==> flow/design.v <==
`timescale 1ns / 1ps
`default_nettype none
module Nbit_reg #(parameter n=1, r=0)
   (input  wire [n-1:0] in,
    output wire [n-1:0] out,
    input  wire         clk,
    input  wire         we,
    input  wire         gwe,
    input  wire         rst
    );
   reg [n-1:0] state;
   assign #(1) out = state;
   always @(posedge clk) 
     begin 
       if (gwe & rst) 
         state = r;
       else if (gwe & we) 
         state = in; 
     end
endmodule
`timescale 1ns / 1ps
`default_nettype none
module lc4_regfile_ss #(parameter n = 16)
   (input  wire         clk,
    input  wire         gwe,
    input  wire         rst,
    input  wire [  2:0] i_rs_A,       
    output wire [n-1:0] o_rs_data_A,  
    input  wire [  2:0] i_rt_A,       
    output wire [n-1:0] o_rt_data_A,  
    input  wire [  2:0] i_rs_B,       
    output wire [n-1:0] o_rs_data_B,  
    input  wire [  2:0] i_rt_B,       
    output wire [n-1:0] o_rt_data_B,  
    input  wire [  2:0]  i_rd_A,      
    input  wire [n-1:0]  i_wdata_A,   
    input  wire          i_rd_we_A,   
    input  wire [  2:0]  i_rd_B,      
    input  wire [n-1:0]  i_wdata_B,   
    input  wire          i_rd_we_B    
    );
   wire [15:0] r_out [7:0];
   wire [15:0] r_out_bypass [7:0];
   wire [15:0] ab_dat [7:0];
   wire we [7:0];
   genvar i;
   for (i = 0; i < 8; i = i + 1) begin
        assign ab_dat[i] = i_rd_B == i && i_rd_we_B ? i_wdata_B : i_wdata_A;
        assign we[i] = (i_rd_B == i && i_rd_we_B) || (i_rd_A == i && i_rd_we_A);
        Nbit_reg #(16, 16'd0) reg0 (.in(ab_dat[i]), .out(r_out[i]), .clk(clk), .we(we[i]), .gwe(gwe), .rst(rst));
        assign r_out_bypass[i] = we[i] ? ab_dat[i] : r_out[i];
   end
   assign o_rs_data_A = i_rs_A == 3'd0 ? r_out_bypass[0] : i_rs_A == 3'd1 ? r_out_bypass[1] : i_rs_A == 3'd2 ? r_out_bypass[2] : i_rs_A == 3'd3 ? r_out_bypass[3] : i_rs_A == 3'd4 ? r_out_bypass[4] : i_rs_A == 3'd5 ? r_out_bypass[5] : i_rs_A == 3'd6 ? r_out_bypass[6] : r_out_bypass[7];
   assign o_rt_data_A = i_rt_A == 3'd0 ? r_out_bypass[0] : i_rt_A == 3'd1 ? r_out_bypass[1] : i_rt_A == 3'd2 ? r_out_bypass[2] : i_rt_A == 3'd3 ? r_out_bypass[3] : i_rt_A == 3'd4 ? r_out_bypass[4] : i_rt_A == 3'd5 ? r_out_bypass[5] : i_rt_A == 3'd6 ? r_out_bypass[6] : r_out_bypass[7];
   assign o_rs_data_B = i_rs_B == 3'd0 ? r_out_bypass[0] : i_rs_B == 3'd1 ? r_out_bypass[1] : i_rs_B == 3'd2 ? r_out_bypass[2] : i_rs_B == 3'd3 ? r_out_bypass[3] : i_rs_B == 3'd4 ? r_out_bypass[4] : i_rs_B == 3'd5 ? r_out_bypass[5] : i_rs_B == 3'd6 ? r_out_bypass[6] : r_out_bypass[7];
   assign o_rt_data_B = i_rt_B == 3'd0 ? r_out_bypass[0] : i_rt_B == 3'd1 ? r_out_bypass[1] : i_rt_B == 3'd2 ? r_out_bypass[2] : i_rt_B == 3'd3 ? r_out_bypass[3] : i_rt_B == 3'd4 ? r_out_bypass[4] : i_rt_B == 3'd5 ? r_out_bypass[5] : i_rt_B == 3'd6 ? r_out_bypass[6] : r_out_bypass[7];
endmodule
[Reports on lc4_regfile_ss]
The steps from the RTL of lc4_regfile_ss to its reports follow in flow order.
Lines are those of the file above, counted from 1.
Cell names lack the library's common part.
Not given: n/a
Inputs
  top module: lc4_regfile_ss
  clock: clk
  cell library: sky130hd
  library corner: tt_025C_1v80

[Elaborated design]
Yosys after proc, flatten, opt, wreduce and memory -nomap, before mapping. Enables and synchronous resets that opt folds into registers are not counted as muxes. Print and check cells are not counted. Equal cells are merged and count once.
Word-level totals
  register bits after elaboration: 128
  input port bits: 55
  output and inout bits: 64
  word-level cells: 129
Cells by class
  eq/ne operators: 38
  mux-type cells: 44
  bitwise operators: 9
  reduce/logical cells: 30
Operator list (number)
  16-bit 2-to-1 mux: 44
  3-bit equality test with constant B: 20
  3-bit by 2-bit equality test with 1-bit output with constant B: 12
  3-bit by 1-bit equality test with 1-bit output with constant B: 6
  3-bit zero test: 6
  1-bit logical AND: 16
  1-bit AND: 9
  1-bit logical OR: 8

[Depth]
Yosys ltp: most cells in a row. Word level: on the elaborated netlist, between registers, memories and ports. Mapped: between sequential cells and ports; inverters and the memories' decode and read muxes count.
Depth
  depth after elaboration: 11
  ABC_AREA: 0
  gate-level depth with buffers: 9
  depth with buffers taken out: 6

[Mapped cells and area]
The flow's flattened synthesis, as Yosys stat reports it; memories are mapped. The netlist is that of the ABC_AREA named above (0 if unset); the other value can give another one.
Mapped netlist
  cells in the netlist: 1969
  cell area after synthesis: 13631.8 um^2
  sequential area: 2562.5 um^2
  mapped flip-flops: 128
  buffers: 227
Cell types
  dfxtp_1: number 128, total area 2.56E+03 um^2
  mux2i_1: number 172, total area 1.72E+03 um^2
  nand2_1: number 355, total area 1.33E+03 um^2
  nor2_1: number 311, total area 1167.37 um^2
  a311oi_1: number 132, total area 1.16E+03 um^2
  a21oi_1: number 103, total area 515.494 um^2
  o21ai_0: number 101, total area 505.485 um^2
  clkbuf_1: number 130, total area 487.968 um^2
  a211oi_1: number 37, total area 277.766 um^2
  mux2_2: number 24, total area 270.259 um^2
  mux4_2: number 10, total area 225.216 um^2
  o21a_1: number 30, total area 225.216 um^2
  buf_2: number 42, total area 210.202 um^2
  nand3_1: number 37, total area 185.178 um^2
  a221oi_1: number 18, total area 157.651 um^2
  o32ai_1: number 18, total area 157.651 um^2
  buf_4: number 20, total area 150.144 um^2
  o221ai_1: number 17, total area 148.893 um^2
Not listed: further types 65, cells in them 284.
By module: a second synthesis without flattening, with its own total; a netlist apart from the flattened one above.
Unflattened totals
  cell total of the unflattened synthesis: 2082
  area (unflattened synthesis): 14581.5 um^2
Each row is one instance without its submodules.
Modules
  lc4_regfile_ss: instances 1, cells 1786, area 10507.6 um^2, seq. area 0.0 um^2
  Nbit_reg: instances 8, cells 37, area 509.2 um^2, seq. area 320.3 um^2

[Worst setup path after synthesis]
OpenSTA on the mapped netlist: ideal clock, no wires. The path of least setup slack (recovery checks aside). Input and output delay are each 20% of the period. Register names are those of the netlist, which keeps one name where synthesis merged equal registers.
Path after synthesis
  path kind: input port to output port
  from: input port i_rd_B[1]
  to: output port o_rt_data_A[11]
  clock period: 4.04 ns
  launch time at the first pin: 0.808 ns
  arrival: 2.412 ns
  required time: 3.232 ns
  slack: 0.820 ns
  delay of the path: 1.604 ns
  stages on the path: 9
  buffers on the path: 4
  synthesis period reached: 3.22 ns
"delay of the path" is the arrival time less input delay plus setup time.
A path that ends at an output port has no setup time.
"stages on the path" counts driving pins, that of a launching flip-flop among them; a cell with two outputs on the path counts twice.
"synthesis period reached" = period - worst setup slack (recovery checks aside). The figure is calculated, with input and output delays left at 20% of the set period.
Between the ends stands the longest chain of elaborated cells between them, by number of cells; it is not shown to be the way that was timed. Of several equally long chains one is given.
Each line given opens the expression or statement behind the cell; cells for indexed reads and writes are added by Yosys, which also makes memories of some case tables.
Between the ends, after synthesis
  path through: buf_4 -> nor4bb_1 -> buf_2 -> buf_4 -> buf_4 -> nand2_1 -> o21ai_0 -> a21oi_1 -> a221oi_1
  cells in the longest elaborated chain: 11
RTL lines, path after synthesis
  start, declared: RTL line 38  | input  wire [  2:0]  i_rd_B,
  3-bit equality test: RTL line 48  | assign ab_dat[i] = i_rd_B == i && i_rd_we_B ? i_wdata_B : i_wdata_A;
  1-bit logical AND: RTL line 48
  16-bit 2-to-1 mux: RTL line 48
  16-bit 2-to-1 mux: RTL line 51  | assign r_out_bypass[i] = we[i] ? ab_dat[i] : r_out[i];
  16-bit 2-to-1 mux (7 in a row): RTL line 54  | assign o_rt_data_A = i_rt_A == 3'd0 ? r_out_bypass[0] : i_rt_A == 3'd1 ? r_out_bypass[1] : i_rt_A == 3'd2 ? r_ ...
  end, declared: RTL line 30  | output wire [n-1:0] o_rt_data_A,

[Worst path after layout]
From the final timing report of job 1: the path of least setup slack in the routed layout; clock arrival at registers is part of the times.
Path post-layout
  path kind: input port to output port
  from: input port i_rd_A[2]
  to: output port o_rt_data_B[15]
  clock period: 2.12 ns
  launch time at the first pin: 0.42 ns
  arrival: 3.33 ns
  required time: 1.70 ns
  slack: -1.64 ns
  stages on the path: 15
  buffers on the path: 9
Between the ends stands the longest chain of elaborated cells between them, by number of cells; it is not shown to be the way that was timed. Of several equally long chains one is given.
Between the ends, post-layout
  path through: buf_8 -> buf_6 -> buf_6 -> nand4_1 -> buf_6 -> clkbuf_16 -> buf_6 -> buf_6 -> mux2i_1 -> o21ai_1 -> buf_4 -> mux2i_2 -> o2bb2ai_1 -> o22a_1 -> buf_2
  cells in the longest elaborated chain: 11
RTL lines, path post-layout
  start, declared: RTL line 35  | input  wire [  2:0]  i_rd_A,
  3-bit equality test: RTL line 49  | assign we[i] = (i_rd_B == i && i_rd_we_B) || (i_rd_A == i && i_rd_we_A);
  1-bit logical AND: RTL line 49
  1-bit logical OR: RTL line 49
  16-bit 2-to-1 mux: RTL line 51  | assign r_out_bypass[i] = we[i] ? ab_dat[i] : r_out[i];
  16-bit 2-to-1 mux (7 in a row): RTL line 56  | assign o_rt_data_B = i_rt_B == 3'd0 ? r_out_bypass[0] : i_rt_B == 3'd1 ? r_out_bypass[1] : i_rt_B == 3'd2 ? r_ ...
  end, declared: RTL line 34  | output wire [n-1:0] o_rt_data_B,

Subject: flow runs of lc4_regfile_ss

Hi,

Module lc4_regfile_ss, platform sky130hd: 2 stored runs of the flow (Yosys, OpenROAD) with differing settings, in no particular order. Input and output delays are each 20% of the period that was set; the output load is 0.01 pF.
"achieved clock period (ns)" means the clock period less the worst setup slack. The figure is calculated, with input and output delays left at 20% of the set period.
"worst setup path time (ns)" means the part of the period allowed to the worst setup path (the constraints hold back 20% at inputs and 20% at outputs) less its slack; where the path has registers, the arrival times of their clocks count too.
"finish__power__total": no workload was simulated; the value follows from the tool's default switching activity.

settings of job 1
{
  "period_ns": 2.12,
  "CAP_MARGIN": 20,
  "CORE_MARGIN": 2,
  "CORE_UTILIZATION": 40,
  "SLEW_MARGIN": 20
}
report of job 1
yosys chip area after synthesis (um^2): 13631.8
finish__design__die__area: 35571.8
finish__design__instance__area__stdcell: 25544.5
finish__design__instance__utilization: 0.7618
finish__timing__setup__ws: -1.637
finish__timing__setup__tns: -61.459
finish__timing__hold__ws: 0.513
finish__power__total: 1.310e-02
achieved clock period (ns): 3.757
worst setup path time (ns): 2.91
worst setup path kind: input port to output port

settings of job 2
{
  "period_ns": 5.16,
  "CORE_UTILIZATION": 65,
  "PLACE_DENSITY_LB_ADDON": 0.17,
  "TNS_END_PERCENT": 55,
  "GPL_TIMING_DRIVEN": 0,
  "CTS_CLUSTER_DIAMETER": 148,
  "CAP_MARGIN": 40,
  "MIN_ROUTING_LAYER": "met1",
  "CORE_MARGIN": 2,
  "SLEW_MARGIN": 20
}
report of job 2: did not finish, route, GRT-0116

Regards
